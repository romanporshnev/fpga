==> flow/design.v <==
module spi_slave #(parameter package_size = 8)
(
    input clk_div,
    input MOSI,
    input SS,
    output reg MISO,
    output reg [package_size+1:0] data_output,
    output reg data_output_uart = 0
);
    integer i = 0;
    reg [26:0] count = 0;
    reg [package_size+1:0] data = 0;
    reg [package_size+1:0] data_to_send = 8'b10101010;
    always @(negedge clk_div) begin
        if (!SS) begin
            count = count + 1;
            data = data >> 1;
            data[package_size+1] = MOSI;
            if (count == 10) begin
                data_output = data;
                count = 0;
                data_output_uart = 1;
            end
            else begin
                data_output_uart = 0;
            end
        end
    end
    always @(posedge clk_div) begin
        if (!SS) begin
            MISO = data_to_send[0];
            data_to_send[package_size-2:0] = data_to_send[package_size-1:1];
        end
        else begin
            data_to_send = 8'b10101010;
        end
    end
endmodule
Step by step through the tools: spi_slave
Tool output for the design above, in the order of the flow.
Line numbers count from 1 in the design file above.
Operators carry their Yosys type and port widths (W data, S select, Z words).
Cell names lack the library's common part.
The mark - stands for no value.

inputs
  top module = spi_slave
  clock port = clk_div
  library = sky130hd
  timing corner = tt_025C_1v80

Elaborated design
Yosys after proc, flatten, opt, wreduce and memory -nomap, before mapping. Enables and synchronous resets that opt folds into registers are not counted as muxes. Memory bits, and registers merged into a memory's read port (data or address), are not among the register bits. Print and check cells are not counted. Equal cells are merged and count once.

word-level totals
  register bits = 56
  bits of input ports = 3
  output and inout bits = 12

cells by class
  eq/ne operators = 1
  $add $sub $neg = 1
  bitwise operators = 1
  mux-type cells = 1
  reduce/logical cells = 1

operator list
  operator                 number
  $add A27 B1 Y27 const B  1
  $eq A27 B4 Y1 const B    1
  $reduce_and A2 Y1        1
  $not A1 Y1               1
  $mux W1                  1

Longest topological paths
Yosys ltp: most cells in a row. Word level: on the elaborated netlist, between registers, memories and ports. Mapped: between sequential cells and ports; inverters and the memories' decode and read muxes count.

depth
  word-level depth = 3
  ABC_AREA = 0
  depth in mapped cells = 7
  gate-level depth less buffers = 7

Synthesis result
Source: synth_stat.txt of the flow (Yosys; design flattened, memories mapped). It holds for the ABC_AREA given above (unset counts as 0); a run with the other value may have another netlist.

synthesis totals
  cell area after synthesis = 2566.2 um^2
  cells in the netlist = 189
  area of sequential cells = 1581.5 um^2
  mapped flip-flops = 55
  buffer cells = 5

cell types
  cell type  number
  edfxtp_1   48
  xnor2_1    18
  dfxtp_1    7
  and3_1     11
  xor2_1     7
  nand3_1    10
  nand2_1    12
  nand4_4    2
  nor3_4     2
  a31oi_1    5
  nor3b_1    4
  a2111oi_4  1
  ha_1       2
  nand4_1    4
  o21ai_0    5
  inv_1      6
  nor2_1     6
  and4_2     2

Not listed: further types 27, cells in them 37.

Subject: spi_slave on sky130hd, stored results

Hello all,

Top module spi_slave; platform sky130hd; tools Yosys and OpenROAD; 2 stored runs in no particular order. Input and output delays are each 20% of the period that was set; the output load is 0.01 pF.
"overall power": no workload was simulated; the value follows from the tool's default switching activity.
A setting shown as - is not set for that run.

name                                       run 1   run 2
period_ns                                  6.45    7.37
CAP_MARGIN                                 20      40
CORE_MARGIN                                2       2
CORE_UTILIZATION                           40      65
SLEW_MARGIN                                20      20
SETUP_SLACK_MARGIN                         -       -0.65
PLACE_DENSITY_LB_ADDON                     -       0.2
CELL_PAD_IN_SITES_GLOBAL_PLACEMENT         -       0
TNS_END_PERCENT                            -       15
GPL_ROUTABILITY_DRIVEN                     -       1
CTS_CLUSTER_SIZE                           -       79
MIN_ROUTING_LAYER                          -       met2
MAX_ROUTING_LAYER                          -       met4
overall power (mW)                         0.8029  0.6998
worst hold slack in the final report (ps)  420     416
overall die area (um^2)                    7072.0  4466.9
post-route utilization (%)                 48.6    81.2
post-route setup TNS (ps)                  0       0
std-cell area (final layout) (um^2)        3050.4  3019.2
worst setup slack after layout (ps)        703     982
cell area after synthesis (um^2)           2566.2  2566.2

Thanks
