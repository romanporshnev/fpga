==> flow/design.v <==
module uart_tx#(parameter transfer_speed = 4800, parameter package_size = 8, 
                parameter frequency = 27_000_000)
(
    input clk,
    input [package_size+1:0] data,
    input data_update_uart,
    output reg transmitted_signal = 1
);
    parameter count_of_strobe = frequency / transfer_speed;
    reg [26:0] count = 0;
    integer i = 0;
    reg [package_size + 1:0] recieved_data = 0;
    reg sending_data = 0;
    always @(posedge clk) begin
        if (data_update_uart || sending_data) begin
            if (i == package_size + 2) begin
                count = 0;
                i = 0;
                sending_data = 0;
            end
            else begin
                count = count + 1;
                if (count == 1) begin
                    sending_data = 1;
                    recieved_data = data;
                end
                transmitted_signal = recieved_data[i];
                if (count == count_of_strobe) begin
                    count = 0;
                    i = i + 1;
                end
            end
        end
        else begin
            transmitted_signal = 1;
        end
    end    
endmodule
# Reports on uart_tx
# Tool output for the design above, in the order of the flow.
# Line numbers count from 1 in the design file above.
# The mark n/a stands for no value.
dict set report setup {
  top_module {uart_tx}
  clock {clk}
  cell_library {sky130hd}
  corner {tt_025C_1v80}
}

# After elaboration
# Yosys after proc, flatten, opt, wreduce and memory -nomap, before mapping. Memory bits, and registers merged into a memory's read port (data or address), are not among the register bits. Print and check cells are not counted. Equal cells are merged and count once.
dict set report bits {
  out_inout_bits 1
  reg_bits 71
  in_bits 12
}
dict set report classes {
  logic 1
  reduce_logical 3
  mux 5
  shift 1
  addsub 2
  eq_ne 3
}
# op count
set ops {}
lappend ops {{variable part select 10 x 32 -> 1 bit} 1}
lappend ops {{adder 32 x 2 -> 32 bit (second input constant)} 1}
lappend ops {{== test 32 x 5 -> 1 bit (second input constant)} 1}
lappend ops {{two-way mux 32 bit} 1}
lappend ops {{two-way mux 10 bit} 3}
lappend ops {{adder 27 x 1 -> 27 bit (second input constant)} 1}
lappend ops {{== test 27 x 1 -> 1 bit (second input constant)} 1}
lappend ops {{== test 27 x 13 -> 1 bit (second input constant)} 1}
lappend ops {{AND reduction 2 bit} 1}
lappend ops {{OR reduction 2 bit} 1}
lappend ops {{logical OR 1 bit} 1}
lappend ops {{inverter 1 bit} 1}
lappend ops {{two-way mux 1 bit} 1}

# Longest topological paths
# Yosys ltp: most cells in a row. Word level: on the elaborated netlist, between registers, memories and ports. Mapped: between sequential cells and ports; inverters and the memories' decode and read muxes count.
dict set report depth {
  depth_word 6
  ABC_AREA 0
  depth_mapped 15
}

# Netlist
# Yosys stat after the flow's synthesis: flattened, memories mapped to cells. It holds for the ABC_AREA given above (unset counts as 0); a run with the other value may have another netlist.
# The area totals of this step are shown rounded.
dict set report mapped {
  ff_cells 71
  stdcells 427
  seqArea_um2 2122
  yosys_area_um2 4439
  buffers 22
}
# type count
set by_type {}
lappend by_type {sky130_fd_sc_hd__edfxtp_1 70}
lappend by_type {sky130_fd_sc_hd__xnor2_1 40}
lappend by_type {sky130_fd_sc_hd__nor2_1 54}
lappend by_type {sky130_fd_sc_hd__nand3_1 31}
lappend by_type {sky130_fd_sc_hd__xor2_1 17}
lappend by_type {sky130_fd_sc_hd__nand2_1 32}
lappend by_type {sky130_fd_sc_hd__nand4_1 19}
lappend by_type {sky130_fd_sc_hd__mux2_1 10}
lappend by_type {sky130_fd_sc_hd__nor4_1 13}
lappend by_type {sky130_fd_sc_hd__and4_1 8}
lappend by_type {sky130_fd_sc_hd__and3_1 11}
lappend by_type {sky130_fd_sc_hd__buf_4 8}
lappend by_type {sky130_fd_sc_hd__nor3_1 12}
lappend by_type {sky130_fd_sc_hd__ha_1 4}
lappend by_type {sky130_fd_sc_hd__nand4_4 2}
lappend by_type {sky130_fd_sc_hd__mux2i_1 4}
lappend by_type {sky130_fd_sc_hd__o21ai_0 8}
lappend by_type {sky130_fd_sc_hd__inv_1 9}
# Other cell types: 40; their cells: 75.

# Timing after synthesis
# Source: OpenSTA report_checks on the synthesized netlist (no wires, ideal clock, input and output delay 20% of the period each), path of least setup slack; recovery checks are left aside. Register names are those of the netlist, which keeps one name where synthesis merged equal registers.
dict set report synth_timing {
  path_type {register -> register}
  start {register count[0]}
  end {register i[0]}
  path_slack_ns -0.159
  t_required_ns 3.409
  stages 11
  delay_ns 3.989
  path_buffers 1
  t_first_pin_ns 0.000
  clock_period_ns 3.83
  arrival_time_ns 3.568
  synth_period_reached_ns 3.989
}
# "delay_ns" is the arrival time less input delay plus setup time.
# "stages": output pins that drive a net of the path, with the launching flip-flop's if there is one; two outputs of one cell count as two.
# "synth_period_reached_ns" is the clock period less the worst setup slack; recovery checks do not enter. This is arithmetic on one report: input and output delays are still those of the set period (20% each).
# Between the ends stands the longest chain of elaborated cells between them, by number of cells; it is not shown to be the way that was timed. Of several equally long chains one is given.
# A line is the first line of the expression or statement that the cell stems from. Yosys adds cells for indexed reads and writes and turns some case tables into memories.
# At most two assigning lines are given for a register; there are more.
dict set report synth_between {
  path_cell_list {sky130_fd_sc_hd__edfxtp_1 sky130_fd_sc_hd__ha_1 sky130_fd_sc_hd__buf_4 sky130_fd_sc_hd__nand4_1 sky130_fd_sc_hd__nor4_2 sky130_fd_sc_hd__nand3_1 sky130_fd_sc_hd__o31a_1 sky130_fd_sc_hd__nor3b_1 sky130_fd_sc_hd__nand3_1 sky130_fd_sc_hd__o21a_1 sky130_fd_sc_hd__nor2_1}
  elab_chain_cells 3
}
# element line_no
set synth_rtl {}
lappend synth_rtl {{from (decl)} 10} ;# reg [26:0] count = 0;
lappend synth_rtl {{from (assign)} 17} ;# count = 0;
lappend synth_rtl {{from (assign)} 22} ;# count = count + 1;
lappend synth_rtl {{adder 27 x 1 -> 27 bit} 22}
lappend synth_rtl {{== test 27 x 13 -> 1 bit} 28} ;# if (count == count_of_strobe) begin
lappend synth_rtl {{two-way mux 32 bit} 28}
lappend synth_rtl {{to (assign)} 18} ;# i = 0;
lappend synth_rtl {{to (assign)} 30} ;# i = i + 1;
lappend synth_rtl {{to (decl)} 11} ;# integer i = 0;

# Worst path after layout
# Path of least setup slack in the final report of entry B (OpenROAD, finished layout, wires in). Where an end is a register, its clock arrival counts in the times.
dict set report layout_timing {
  path_type {register -> register}
  start {register count[1]}
  end {register transmitted_signal}
  clock_period_ns 2.48
  path_buffers 0
  arrival_time_ns 3.41
  t_required_ns 2.73
  t_first_pin_ns 0.34
  path_slack_ns -0.69
  stages 12
}
# Between the ends stands the longest chain of elaborated cells between them, by number of cells; it is not shown to be the way that was timed. Of several equally long chains one is given.
# At most two assigning lines are given for a register; there are more.
dict set report layout_between {
  path_cell_list {sky130_fd_sc_hd__edfxtp_1 sky130_fd_sc_hd__ha_2 sky130_fd_sc_hd__and4_4 sky130_fd_sc_hd__a311o_1 sky130_fd_sc_hd__a32o_2 sky130_fd_sc_hd__a211oi_2 sky130_fd_sc_hd__o2111a_1 sky130_fd_sc_hd__and3_4 sky130_fd_sc_hd__mux2_4 sky130_fd_sc_hd__mux2_2 sky130_fd_sc_hd__a221o_1 sky130_fd_sc_hd__a21o_1}
  elab_chain_cells 6
}
# element line_no
set layout_rtl {}
lappend layout_rtl {{from (decl)} 10} ;# reg [26:0] count = 0;
lappend layout_rtl {{from (assign)} 17} ;# count = 0;
lappend layout_rtl {{from (assign)} 22} ;# count = count + 1;
lappend layout_rtl {{adder 27 x 1 -> 27 bit} 22}
lappend layout_rtl {{== test 27 x 1 -> 1 bit} 23} ;# if (count == 1) begin
lappend layout_rtl {{two-way mux 10 bit} 23}
lappend layout_rtl {{two-way mux 10 bit} 16} ;# if (i == package_size + 2) begin
lappend layout_rtl {{two-way mux 10 bit} 15} ;# if (data_update_uart || sending_data) begin
lappend layout_rtl {{variable part select 10 x 32 -> 1 bit} 27} ;# transmitted_signal = recieved_data[i];
lappend layout_rtl {{to (assign)} 27}
lappend layout_rtl {{to (assign)} 35} ;# transmitted_signal = 1;
lappend layout_rtl {{to (decl)} 7} ;# output reg transmitted_signal = 1

; Design uart_tx on sky130hd. What follows are 2 stored runs of the flow, each under its own settings; their order means nothing. The constraints put input and output delay at 20% of the set period each and load the outputs with 0.01 pF.
; "timing.achieved_period_ns": clock period set for the run, less the worst setup slack. It is reckoned from that one timing run; input and output delays stay at 20% of the period that was set.
; "critical_path_time_ns" is the time allowed to the run's worst setup path (the clock period less input and output delay, where it has them) less its slack. Clock arrival times count: a late capture clock shortens it, a late launch clock lengthens it.
; "fin_power_uw" rests on the timing tool's default activity at the inputs, not on a simulated workload.
; Values from the reports are rounded here.

[entry A: settings]
period_ns = 7.4
CORE_UTILIZATION = 69
SETUP_SLACK_MARGIN = 1.45
PLACE_DENSITY_LB_ADDON = 0.19
CELL_PAD_IN_SITES_DETAIL_PLACEMENT = 1
CTS_CLUSTER_SIZE = 91
CAP_MARGIN = 20
CORE_MARGIN = 2
SLEW_MARGIN = 20
[entry A: results]
outcome = stopped before the end: clock tree synthesis reported DPL-0033

[entry B: settings]
period_ns = 2.48
CORE_UTILIZATION = 22
PLACE_DENSITY_LB_ADDON = 0.13
HOLD_SLACK_MARGIN = -0.0
CORE_MARGIN = 2
CELL_PAD_IN_SITES_GLOBAL_PLACEMENT = 2
CELL_PAD_IN_SITES_DETAIL_PLACEMENT = 0
GPL_ROUTABILITY_DRIVEN = 0
CAP_MARGIN = 10
MAX_ROUTING_LAYER = met4
SLEW_MARGIN = 20
[entry B: results]
ys_area_um2 = 4439
design.die.area_um2 = 21330
finish.stdcell_area_um2 = 6543
final_util_frac = 0.333
fin_ws_ns = -0.685
tns_setup_ns = -23.20
final_hold_ws_ns = 0.573
fin_power_uw = 3653
timing.achieved_period_ns = 3.165
critical_path_time_ns = 3.17
worst_setup_path_type = register -> register
