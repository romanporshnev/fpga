==> flow/design.v <==
module uart_rx#(parameter transfer_speed = 4800, parameter package_size = 8, 
                parameter frequency = 27_000_000)
(
    input clk,
    input recieved_signal,
    output reg data_ready,
    output reg [package_size-1:0] data
);
    integer i = package_size - 1;
    parameter count_of_strobe = frequency / transfer_speed;
    parameter PAUSE = 0; parameter START = 1; 
    parameter READ = 2; parameter STOP = 3;
    reg prev_recieved_signal;
    reg [2:0] state = 0;
    reg [25:0] count = 0;
    reg [package_size-1:0] count_ones = 0;
    always @(posedge clk) begin
        case(state)
            PAUSE: begin
                data_ready = 0;
                if (recieved_signal == 0)
                    count = count + 1;
                else
                    count = 0;
                if (count == count_of_strobe / 2)
                    state = state + 1;
            end
            START: begin
                if (recieved_signal == 0) begin
                    count = count + 1;
                end
                else begin
                    state = PAUSE;
                    count = 0;
                end
                if (count == count_of_strobe) begin
                    count = 0;
                    state = state + 1;
                end
            end
            READ: begin
                count = count + 1;
                if (count == 1) begin
                    prev_recieved_signal = recieved_signal;
                end
                if (prev_recieved_signal != recieved_signal) begin
                    state = PAUSE;
                    count = 0;
                end
                else begin
                    data[i] = recieved_signal;
                    if (count == count_of_strobe) begin
                        count = 0;
                        i = i - 1;
                    end
                    if (i == -1) begin
                        state = state + 1;
                        i = package_size - 1;
                    end
                    prev_recieved_signal = recieved_signal;
                end
            end
            STOP: begin
                if (recieved_signal == 1) begin
                    count = count + 1;
                end
                else begin
                    state = PAUSE;
                    count = 0;
                end
                if (count == count_of_strobe) begin
                    count = 0;
                    state = PAUSE;
                    data_ready = 1;
                end
            end
        endcase
    end
endmodule
Tool chain data of uart_rx

What the tools print for uart_rx, step after step.
Lines are those of the file above, counted from 1.
Operators: Yosys type, input widths -> output width; for muxes data width and select width s.
Library cell names are shortened.
The mark n/a stands for no value.

Design top: uart_rx
Clock input: clk
Cell library: sky130hd
Library corner: tt_025C_1v80

After elaboration

Source: Yosys, flattened and elaborated, memories not mapped. Widths are those after wreduce. Registers that Yosys merges into a memory's read port (data or address) are not register bits. Print and check cells do not count. Equal cells are merged and count once.

Bitwise logic cells: 4
Shifts and indexed selects: 2
Muxes and demuxes: 27
$add $sub $neg: 5
Reductions and logical operators: 6
Equal/unequal tests: 14

Operator list:

| cell                   | number |
| $mux 26                | 9 |
| $pmux 26 s4            | 1 |
| $mux 32                | 3 |
| $eq 26x13->1 const B   | 3 |
| $shift 1x33->8         | 1 |
| $shift 1x33->8 const A | 1 |
| $neg 32->33            | 1 |
| $eq 32x1->1 const B    | 1 |
| $sub 32x2->32 const B  | 1 |
| $add 26x1->26 const B  | 1 |
| $eq 26x1->1 const B    | 1 |
| $eq 26x12->1 const B   | 1 |
| $mux 3                 | 8 |
| $pmux 3 s4             | 1 |
| $and 8x8->8            | 1 |
| $or 8x8->8             | 1 |
| $not 8->8              | 1 |
| $add 3x1->3 const B    | 2 |
| $eq 3x2->1 const B     | 2 |
| $ne 3x3->1 const B     | 2 |
| $ne 2x2->1 const B     | 2 |
| $reduce_and 2->1       | 2 |
| $reduce_and 4->1       | 1 |
| $reduce_bool 4->1      | 1 |
| $mux 1                 | 4 |
| $eq 3x1->1 const B     | 1 |
| $logic_not 3->1        | 1 |
| $reduce_bool 2->1      | 1 |

Other operator kinds: 3; their cells: 3.

Elaborated cells: 64
Bits in registers: 71

Logic depth

Depth = most cells in a row (Yosys ltp): at word level without a register or memory, in the mapped netlist without a sequential cell, where the memories' decode and read muxes count.

Word-level depth: 11
ABC_AREA: 0
Depth in mapped cells: 15
Gate-level depth less buffers: 12

Synthesis result

Source: synth_stat.txt of the flow (Yosys; design flattened, memories mapped). It holds for the ABC_AREA given above (unset counts as 0); a run with the other value may have another netlist.

Standard cells after synthesis: 755
Mapped area: 6322.3 um^2
Flip-flop cells: 71
Buffer cells: 54

Cell types:

| type     | number |
| edfxtp_1 | 71 |
| xnor2_1  | 48 |
| nor2_1   | 108 |
| nand2_1  | 61 |
| nor3_1   | 45 |
| nand3_1  | 42 |
| xor2_1   | 21 |
| nand4_1  | 22 |
| clkbuf_1 | 36 |
| o21ai_0  | 27 |
| nor4_1   | 21 |
| ha_1     | 10 |
| a21oi_1  | 23 |
| nor4_4   | 5 |
| or4_1    | 13 |
| or3_1    | 15 |
| mux2i_1  | 9 |
| and3_1   | 12 |

Other cell types: 57; their cells: 166.

Timing after synthesis

Path of least setup slack by OpenSTA after synthesis, without wires, with an ideal clock, recovery checks aside; 20% of the period is set as input and as output delay. Where synthesis merged equal registers, the netlist keeps one of their names.

Path type: register -> register
From: reg count[0]
To: reg state[0]
Data arrival time: 4.775 ns
Path buffers: 0
Setup slack: 0.782 ns
Delay of the path: 5.187 ns
Library setup time: 0.412 ns
Launch time at the first pin: 0.000 ns
Period: 5.97 ns
Driving pins on the path: 10
Required time: 5.558 ns
Period reached after synthesis: 5.188 ns

"delay of the path" = arrival - input delay + setup time.
"driving pins on the path": output pins that drive a net of the path, with the launching flip-flop's if there is one; two outputs of one cell count as two.
"period reached after synthesis" = period - worst setup slack (recovery checks aside). The figure is calculated, with input and output delays left at 20% of the set period.
The rows between start and end are the longest chain of elaborated cells between them; the timing report does not say that the signal goes this way. Where chains are equally long, one stands for them.
A line is the first line of the expression or statement that the cell stems from. Yosys adds cells for indexed reads and writes and turns some case tables into memories.
A register here has more assigning lines than the two given.
The path ends at the enable pin of a flip-flop; only ways to that pin are counted.

Cells stage by stage: edfxtp_1 -> ha_1 -> nand4_2 -> nor4_2 -> and4b_1 -> o211ai_2 -> or3_1 -> or3_1 -> a21boi_1 -> a21oi_1
Length of the longest elaborated chain: 10
Elaborated cells between the ends (all ways): 20

Ends and longest elaborated chain, post-synthesis:

| item               | line | source |
| start: declaration | 15   | `reg [25:0] count = 0;` |
| start: assignment  | 22   | `count = count + 1;` |
| start: assignment  | 30   | `count = count + 1;` |
| $add 26x1->26      | 42   | `count = count + 1;` |
| $eq 26x1->1        | 43   | `if (count == 1) begin` |
| $mux 1             | 43   |  |
| $mux 1             | 18   | `case(state)` |
| $ne 1x1->1         | 46   | `if (prev_recieved_signal != recieved_signal) begin` |
| $mux 32            | 46   |  |
| $mux 32            | 18   |  |
| $eq 32x1->1        | 56   | `if (i == -1) begin` |
| $ne 3x3->1         | n/a  |  |
| $reduce_and 4->1   | n/a  |  |
| end: assignment    | 38   | `state = state + 1;` |
| end: assignment    | 57   | `state = state + 1;` |
| end: declaration   | 14   | `reg [2:0] state = 0;` |

Path in the finished layout

From the final timing report of entry A: the path of least setup slack in the routed layout; clock arrival at registers is part of the times.

Path type: register -> register
From: reg count[0]
To: reg state[1]
Path buffers: 0
Driving pins on the path: 12
Data arrival time: 4.67 ns
Setup slack: 0.81 ns
Library setup time: 0.32 ns
Launch time at the first pin: 0.34 ns
Required time: 5.49 ns
Period: 5.47 ns

The rows between start and end are the longest chain of elaborated cells between them; the timing report does not say that the signal goes this way. Where chains are equally long, one stands for them.
A register here has more assigning lines than the two given.
The path ends at the enable pin of a flip-flop; only ways to that pin are counted.

Cells stage by stage: edfxtp_1 -> ha_1 -> nand4_2 -> nor4_4 -> nand3_1 -> nand4bb_1 -> a211o_1 -> or3_1 -> o22ai_1 -> nand4_1 -> or4_1 -> a21oi_1
Length of the longest elaborated chain: 10
Elaborated cells between the ends (all ways): 20

Ends and longest elaborated chain, post-layout:

| item               | line | source |
| start: declaration | 15   | `reg [25:0] count = 0;` |
| start: assignment  | 22   | `count = count + 1;` |
| start: assignment  | 30   | `count = count + 1;` |
| $add 26x1->26      | 42   | `count = count + 1;` |
| $eq 26x1->1        | 43   | `if (count == 1) begin` |
| $mux 1             | 43   |  |
| $mux 1             | 18   | `case(state)` |
| $ne 1x1->1         | 46   | `if (prev_recieved_signal != recieved_signal) begin` |
| $mux 32            | 46   |  |
| $mux 32            | 18   |  |
| $eq 32x1->1        | 56   | `if (i == -1) begin` |
| $ne 3x3->1         | n/a  |  |
| $reduce_and 4->1   | n/a  |  |
| end: assignment    | 38   | `state = state + 1;` |
| end: assignment    | 57   | `state = state + 1;` |
| end: declaration   | 14   | `reg [2:0] state = 0;` |

Data sheet: physical implementation of uart_rx

Module uart_rx, platform sky130hd: 2 stored runs of the flow (Yosys, OpenROAD) with differing settings, in no particular order. Input and output delays are each 20% of the period that was set; the output load is 0.01 pF.
By "total power of the final layout" is meant OpenSTA's value without simulated activity: inputs other than the clock are taken to toggle once in ten clock periods, and the tool carries that through the logic.
A setting shown as -- is not set for that run.

| item                                    | entry A | entry B |
| period_ns                               | 5.47    | 7.79    |
| SETUP_SLACK_MARGIN                      | 0.01    | 0.52    |
| CAP_MARGIN                              | 20      | 20      |
| CORE_MARGIN                             | 2       | 2       |
| CORE_UTILIZATION                        | 40      | 72      |
| SLEW_MARGIN                             | 20      | 20      |
| PLACE_DENSITY                           | --      | 0.78    |
| CORE_ASPECT_RATIO                       | --      | 1.15    |
| GPL_ROUTABILITY_DRIVEN                  | --      | 0       |
| CTS_CLUSTER_DIAMETER                    | --      | 175     |
| synthesis area (um^2)                   | 6322.3  | 6322.3  |
| die area (um^2)                         | 16827.3 | 9548.3  |
| standard-cell area after routing (um^2) | 6941.7  | 6590.1  |
| worst setup slack after layout (ns)     | 0.813   | 2.772   |
| post-route setup TNS (ns)               | 0.000   | 0.000   |
| final worst hold slack (ns)             | 0.573   | 0.569   |
| total power of the final layout (µW)    | 2803    | 1789    |
